==> flow/design.v <==
`timescale 1ns / 1ps
module SEGP2S(
	input clkIO, input [1:0] clkScan, input clkBlink,
	input [31:0] data, input [7:0] point, input [7:0] LES,
	output [3:0] sout
);
	wire [63:0] pData;
	Seg7Decode U0(.hex(data),.point(point),.LE(LES & {8{clkBlink}}),.pattern(pData));
	ShiftReg #(.WIDTH(64)) U2(.clk(clkIO), .pdata(pData), .sout(sout));
endmodule
`timescale 1ns / 1ps
module Seg7Decode(
	input [31:0] hex, input [7:0] point, input [7:0] LE,
	output [63:0] pattern
);
	wire [63:0] digits;
	SegmentDecoder U0(.hex(hex[ 3: 0]), .segment(digits[ 6: 0]));
	SegmentDecoder U1(.hex(hex[ 7: 4]), .segment(digits[14: 8]));
	SegmentDecoder U2(.hex(hex[11: 8]), .segment(digits[22:16]));
	SegmentDecoder U3(.hex(hex[15:12]), .segment(digits[30:24]));
	SegmentDecoder U4(.hex(hex[19:16]), .segment(digits[38:32]));
	SegmentDecoder U5(.hex(hex[23:20]), .segment(digits[46:40]));
	SegmentDecoder U6(.hex(hex[27:24]), .segment(digits[54:48]));
	SegmentDecoder U7(.hex(hex[31:28]), .segment(digits[62:56]));
	assign {digits[63], digits[55], digits[47], digits[39], digits[31], digits[23], digits[15], digits[7]} = ~point;
	assign pattern[ 7: 0] = digits[ 7: 0] | {8{LE[0]}};
	assign pattern[15: 8] = digits[15: 8] | {8{LE[1]}};
	assign pattern[23:16] = digits[23:16] | {8{LE[2]}};
	assign pattern[31:24] = digits[31:24] | {8{LE[3]}};
	assign pattern[39:32] = digits[39:32] | {8{LE[4]}};
	assign pattern[47:40] = digits[47:40] | {8{LE[5]}};
	assign pattern[55:48] = digits[55:48] | {8{LE[6]}};
	assign pattern[63:56] = digits[63:56] | {8{LE[7]}};
endmodule
`timescale 1ns / 1ps
module SegmentDecoder(
	input [3:0] hex, output reg [6:0] segment
);
	always @(*) begin
		case(hex)
			4'h0: segment[6:0] <= 7'b1000000;
			4'h1: segment[6:0] <= 7'b1111001;
			4'h2: segment[6:0] <= 7'b0100100;
			4'h3: segment[6:0] <= 7'b0110000;
			4'h4: segment[6:0] <= 7'b0011001;
			4'h5: segment[6:0] <= 7'b0010010;
			4'h6: segment[6:0] <= 7'b0000010;
			4'h7: segment[6:0] <= 7'b1111000;
			4'h8: segment[6:0] <= 7'b0000000;
			4'h9: segment[6:0] <= 7'b0010000;
			4'hA: segment[6:0] <= 7'b0001000;
			4'hB: segment[6:0] <= 7'b0000011;
			4'hC: segment[6:0] <= 7'b1000110;
			4'hD: segment[6:0] <= 7'b0100001;
			4'hE: segment[6:0] <= 7'b0000110;
			4'hF: segment[6:0] <= 7'b0001110;
		endcase
	end
endmodule
`timescale 1ns / 1ps
module ShiftReg(clk, 
pdata, 
sout);
	parameter WIDTH = 16;
	parameter DELAY = 12;
	input clk;
	input [WIDTH - 1:0] pdata;
	output [3:0] sout;
	assign sout = {sck, sdat, oe, clrn};
	wire sck, sdat, clrn;
	reg oe;
	reg [WIDTH:0] shift;
	reg [DELAY-1:0] counter = -1;
	wire sckEn;
	assign sckEn = |shift[WIDTH - 1:0];
	assign sck = ~clk & sckEn;
	assign sdat = shift[WIDTH];
	assign clrn = 1'b1;
	always @ (posedge clk)
	begin
		if(sckEn)
			shift <= {shift[WIDTH - 1:0], 1'b0};
		else
		begin
			if(&counter)
			begin
				shift <= {pdata, 1'b1};
				oe <= 1'b0;
			end
			else
				oe <= 1'b1;
			counter <= counter + 1'b1;
		end
	end
endmodule
## Step by step through the tools: SEGP2S

The steps from the RTL of SEGP2S to its reports follow in flow order.
Lines are those of the file above, counted from 1.
Operators carry their Yosys type and port widths (W data, S select, Z words).
Library cell names are shortened.
Not given: -

| inputs | value |
|---|---|
| top module | SEGP2S |
| clock input | clkIO |
| standard-cell library | sky130hd |
| library corner | tt_025C_1v80 |

## Elaborated design

Yosys after proc, flatten, opt, wreduce and memory -nomap, before mapping. Memory bits, and registers merged into a memory's read port (data or address), are not among the register bits. Print and check cells are not counted. Equal cells are merged and count once.
Memory sizes are those after Yosys's memory passes, which may raise the word count (mostly to a power of two), join words into wider ones and drop unused or constant bits.

| cells by class | value |
|---|---|
| multiplexer cells | 3 |
| bitwise logic cells | 12 |
| reductions and logical operators | 3 |
| add/subtract/negate cells | 1 |

Operators with widths:

| cell | number |
|---|---|
| $mux W65 | 2 |
| $reduce_or A64 Y1 | 1 |
| $or A8 B8 Y8 | 8 |
| $add A12 B1 Y12 const B | 1 |
| $reduce_and A12 Y1 | 1 |
| $and A8 B8 Y8 | 1 |
| $not A8 Y8 | 1 |
| $reduce_bool A2 Y1 | 1 |
| $and A1 B1 Y1 | 1 |
| $not A1 Y1 | 1 |
| $mux W1 | 1 |

| storage and ports | value |
|---|---|
| bits in read-only memories | 896 |
| bits in registers | 78 |
| input port bits | 52 |
| output and inout port bits | 4 |
| memories | 8 |
| cells after elaboration | 31 |

Memories:

| name | depth | width | read ports | wr ports | line | RTL |
|---|---|---|---|---|---|---|
| (no name shown) | 16 | 7 | 1 | 0 | 40 | `case(hex)` |
| (no name shown) | 16 | 7 | 1 | 0 | 40 |  |
| (no name shown) | 16 | 7 | 1 | 0 | 40 |  |
| (no name shown) | 16 | 7 | 1 | 0 | 40 |  |
| (no name shown) | 16 | 7 | 1 | 0 | 40 |  |
| (no name shown) | 16 | 7 | 1 | 0 | 40 |  |

Memories not listed: 2.

## Longest topological paths

Longest topological path by Yosys (ltp), each cell counted once; first at word level (registers and memories cut), then after technology mapping (sequential cells cut; the memories' decode and read muxes count).

| depth | value |
|---|---|
| word-level depth | 4 |
| ABC_AREA | 0 |
| gate-level depth with buffers | 6 |
| gate-level depth less buffers | 6 |

## Synthesis result

Source: synth_stat.txt of the flow (Yosys; design flattened, memories mapped). It holds for the ABC_AREA given above (unset counts as 0); a run with the other value may have another netlist.
The area totals of this step are shown rounded.

| synthesis totals | value |
|---|---|
| synthesis area | 0.0056 mm^2 |
| cell count | 503 |
| buffer cells | 27 |
| flip-flops | 78 |
| sequential part of the area | 0.0023 mm^2 |

Cells by type:

| type | number | total area (um^2) |
|---|---|---|
| edfxtp_1 | 77 | 2.31E+03 |
| ha_1 | 58 | 725.696 |
| a31o_2 | 44 | 385.37 |
| mux2i_1 | 26 | 260.25 |
| o211ai_1 | 26 | 195.187 |
| a31o_1 | 20 | 175.168 |
| nand2_1 | 36 | 135.13 |
| inv_1 | 34 | 127.622 |
| o311ai_0 | 14 | 122.618 |
| mux4_2 | 5 | 112.608 |
| nor4_1 | 16 | 100.096 |
| o21ai_0 | 19 | 95.091 |
| mux2_2 | 8 | 90.086 |
| nand2b_1 | 13 | 81.328 |
| nand3_1 | 16 | 80.077 |
| o31a_1 | 9 | 78.826 |
| xnor2_1 | 8 | 70.067 |
| nor2b_1 | 9 | 56.304 |

Not listed: further types 16, cells in them 65.
By module: a second synthesis without flattening, with its own total; a netlist apart from the flattened one above.

| second synthesis, totals | value |
|---|---|
| cells (unflattened synthesis) | 540 |
| area total of the unflattened synthesis | 0.006 mm^2 |

Each row is one instance without its submodules.

By module:

| module | area (mm^2) | cells | times used | sequential area (mm^2) |
|---|---|---|---|---|
| ShiftReg (WIDTH=64) | 0.0033 | 212 | 1 | 0.0023 |
| SegmentDecoder | 0.00028 | 32 | 8 | 0 |
| Seg7Decode | 0.0004 | 64 | 1 | 0 |
| SEGP2S | 0.00005 | 8 | 1 | 0 |

Ticket comment

Below are 2 stored runs of the flow (Yosys, OpenROAD; platform sky130hd) on SEGP2S, each with its settings and what was measured, unordered. Constraints: input delay and output delay 20% of the set period each, output load 0.01 pF.
"reached clock period" means the clock period less the worst setup slack. The figure is calculated, with input and output delays left at 20% of the set period.
By "time used up by the worst setup path" is meant the share of the clock period that the worst setup path is allowed (20% is reserved at inputs, 20% at outputs), minus its slack. Clock arrival times at its registers enter into it.
"total power of the final layout": no workload was simulated; the value follows from the tool's default switching activity.
"time used up by the worst setup path" is known to 10 ps.
Results are given in rounded form.
Among the settings, . means not set for that run.
A result given as . is not shown for that run.

| stored run | period_ns | CORE_UTILIZATION | SETUP_SLACK_MARGIN | PLACE_DENSITY_LB_ADDON | CTS_CLUSTER_SIZE | CTS_CLUSTER_DIAMETER | CAP_MARGIN | CORE_MARGIN | SLEW_MARGIN | CORE_ASPECT_RATIO | TNS_END_PERCENT | MAX_ROUTING_LAYER | std-cell area (final layout) (mm^2) | worst setup slack after layout (ps) | chip area after synthesis (Yosys) (mm^2) | post-route utilization (%) | total negative setup slack (ps) | die size (mm^2) | reached clock period (ps) | total power of the final layout (mW) | lowest hold slack (ps) | time used up by the worst setup path (ps) | type of the worst setup path |
|---|---|---|---|---|---|---|---|---|---|---|---|---|---|---|---|---|---|---|---|---|---|---|---|
| flow run A | 3.22 | 64 | -0.23 | 0.08 | 45 | 391 | 10 | 2 | 20 | . | . | . | 0.0064 | 42 | 0.0056 | 75 | 0 | 0.0095 | . | 2.3 | 530 | . | . |
| flow run B | 2.93 | 20 | -0.22 | 0.05 | 74 | . | 20 | 2 | 20 | 0.7 | 35 | met5 | 0.0071 | -24 | 0.0056 | 25 | -24 | 0.029 | 2,954 | 2.9 | 510 | 2,370 | register -> output |
