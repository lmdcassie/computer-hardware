==> flow/design.v <==
`timescale 1ns / 1ps
module RevCounter(clk,s,cnt,Rc);
input wire clk,s;
output reg [15:0]cnt;
output wire Rc;
initial cnt = 0;
assign Rc = (~s&(~|cnt))|(s&(&cnt));
always @(posedge clk)begin
	if(s)
		cnt <= cnt + 1;
	else
		cnt <= cnt - 1;
end
endmodule
* Tool chain data of RevCounter
The steps from the RTL of RevCounter to its reports follow in flow order. Lines are those of the file above, counted from 1. Operators: Yosys type, input widths -> output width; for muxes data width and select width s. Library cell names are shortened. Not given: --
Inputs: design top RevCounter, clock clk, cell library sky130hd, timing corner tt_025C_1v80

* Elaborated design
Yosys after proc, flatten, opt, wreduce and memory -nomap, before mapping. Enables and synchronous resets that opt folds into registers are not counted as muxes. Memory bits, and registers merged into a memory's read port (data or address), are not among the register bits. Print and check cells are not counted. Equal cells are merged and count once.
Cells by class: $add $sub $neg 2, div/mod/pow operators 0, bitwise logic cells 4, multiply operators 0, muxes and demuxes 1, shift operators 0, equality and inequality tests 0, $lt $le $gt $ge 0, reductions and logical operators 3
Operator list (count):
- $add 16x1->16 const B | 1
- $sub 16x1->16 const B | 1
- $reduce_and 16->1 | 1
- $reduce_or 16->1 | 1
- $mux 16 | 1
- $and 1x1->1 | 2
- $or 1x1->1 | 1
- $not 1->1 | 1
- $logic_not 1->1 | 1
Storage and ports: memory bits (writable) 0, output and inout port bits 17, memories 0, input bits 2, word-level cells 11, latch bits 0, bits in read-only memories 0, word width x clocked read ports 0, register bits after elaboration 16

* Depth
Depth = most cells in a row (Yosys ltp): at word level without a register or memory, in the mapped netlist without a sequential cell, where the memories' decode and read muxes count.
Depth: depth after elaboration 4, ABC_AREA 0, gate-level depth with buffers 8, mapped depth without buffers 7

* Mapped cells and area
The flow's flattened synthesis, as Yosys stat reports it; memories are mapped. The netlist is that of the ABC_AREA named above (0 if unset); the other value can give another one.
Mapped netlist: flip-flops 16, area of sequential cells 320.3 µm², buffers 2, mapped cells 122, mapped area 1123.6 µm²
Cells by type:
- dfxtp_1 | count 16, area in all 320.307 µm²
- ha_1 | count 14, area in all 175.168 µm²
- xnor2_1 | count 7, area in all 61.309 µm²
- xor2_1 | count 7, area in all 61.309 µm²
- a21oi_1 | count 10, area in all 50.048 µm²
- a21o_1 | count 5, area in all 37.536 µm²
- nand2_1 | count 10, area in all 37.536 µm²
- o211ai_2 | count 3, area in all 37.536 µm²
- nand4_1 | count 5, area in all 31.28 µm²
- nor4_1 | count 4, area in all 25.024 µm²
- a31oi_4 | count 1, area in all 21.27 µm²
- fa_1 | count 1, area in all 20.019 µm²
- nand3_1 | count 4, area in all 20.019 µm²
- and3_1 | count 3, area in all 18.768 µm²
- nand2b_1 | count 3, area in all 18.768 µm²
- o21ai_2 | count 2, area in all 17.517 µm²
- inv_1 | count 4, area in all 15.014 µm²
- nor2_1 | count 4, area in all 15.014 µm²
Other cell types: 16; their cells: 19.

* Worst setup path after synthesis
OpenSTA on the mapped netlist: ideal clock, no wires. The path of least setup slack (recovery checks aside). Input and output delay are each 20% of the period. Register names are those of the netlist, which keeps one name where synthesis merged equal registers.
Timing path after synthesis: kind input to register, start in s, end reg cnt[13], period 2.25 ns, driving pins on the path 7, required time 2.129 ns, path delay 1.533 ns, library setup time 0.121 ns, launch time at the first pin 0.450 ns, data arrival time 1.862 ns, path buffers 0, path slack 0.267 ns, external input delay 0.450 ns, synthesis period reached 1.983 ns
"path delay" = arrival - input delay + setup time. "driving pins on the path" counts driving pins, that of a launching flip-flop among them; a cell with two outputs on the path counts twice. "synthesis period reached" is the clock period less the worst setup slack; recovery checks do not enter. This is arithmetic on one report: input and output delays are still those of the set period (20% each). The rows between start and end are the longest chain of elaborated cells between them; the timing report does not say that the signal goes this way. Where chains are equally long, one stands for them. A line is the first line of the expression or statement that the cell stems from. Yosys adds cells for indexed reads and writes and turns some case tables into memories.
On the way, after synthesis: path through inv_1 ha_1 a21oi_1 nand2_1 a31oi_4 o21bai_2 xor2_1, length of the longest elaborated chain 1, elaborated cells between the ends (all ways) 1, RTL lines with such cells 1, classes of those cells 1 x mux
RTL lines, path after synthesis:
- start, declared | line 3 | input wire clk,s;
- $mux 16 | line 9 | if(s)
- end, assigned | line 10 | cnt <= cnt + 1;
- end, assigned | line 12 | cnt <= cnt - 1;
- end, declared | line 4 | output reg [15:0]cnt;

* Worst path after layout
From the final timing report of run A: the path of least setup slack in the routed layout; clock arrival at registers is part of the times.
Timing path post-layout: kind register to output, start reg cnt[4], end out Rc, path slack 0.55 ns, data arrival time 1.48 ns, required time 2.03 ns, driving pins on the path 6, path buffers 1, period 2.54 ns, output delay 0.51 ns, launch time at the first pin 0.25 ns
The rows between start and end are the longest chain of elaborated cells between them; the timing report does not say that the signal goes this way. Where chains are equally long, one stands for them.
On the way, post-layout: path through dfxtp_2 nand4_1 nor4_2 nand3_1 o31ai_1 buf_2, length of the longest elaborated chain 4, elaborated cells between the ends (all ways) 6, RTL lines with such cells 1, classes of those cells 3 x logic; 3 x reduce/logical
RTL lines, path post-layout:
- start, declared | line 4 | output reg [15:0]cnt;
- start, assigned | line 10 | cnt <= cnt + 1;
- start, assigned | line 12 | cnt <= cnt - 1;
- $reduce_or 16->1 | line 7 | assign Rc = (~s&(~|cnt))|(s&(&cnt));
- $logic_not 1->1 | line 7
- $and 1x1->1 | line 7
- $or 1x1->1 | line 7
- end, declared | line 5 | output wire Rc;

Appendix: measured runs

Record of 2 stored runs of the RTL-to-layout flow on RevCounter, platform sky130hd. The runs are unordered. Constraints: input delay and output delay 20% of the set period each, output load 0.01 pF.

* Run A | settings: period_ns 2.54; CORE_UTILIZATION 28; SETUP_SLACK_MARGIN 0.72; PLACE_DENSITY 0.81; HOLD_SLACK_MARGIN 0.17; TNS_END_PERCENT 85; GPL_ROUTABILITY_DRIVEN 0; CTS_CLUSTER_SIZE 56; SLEW_MARGIN 15; CAP_MARGIN 20; CORE_MARGIN 2 | results: die size 4,535.4 µm²; setup slack of the critical path 0.554 ns; standard-cell area of the final layout 1,826.8 µm²; worst hold slack after layout 0.507 ns; area of the synthesized netlist 1,123.6 µm²
* Run B | settings: period_ns 1.31; CORE_UTILIZATION 18; TNS_END_PERCENT 40; ABC_AREA 1; GPL_ROUTABILITY_DRIVEN 1; CTS_CLUSTER_SIZE 89; CTS_CLUSTER_DIAMETER 350; CAP_MARGIN 35; CORE_MARGIN 2; SLEW_MARGIN 20 | results: die size 8,333.0 µm²; setup slack of the critical path -0.268 ns; standard-cell area of the final layout 2,517.4 µm²; worst hold slack after layout 0.472 ns; area of the synthesized netlist 1,371.3 µm²
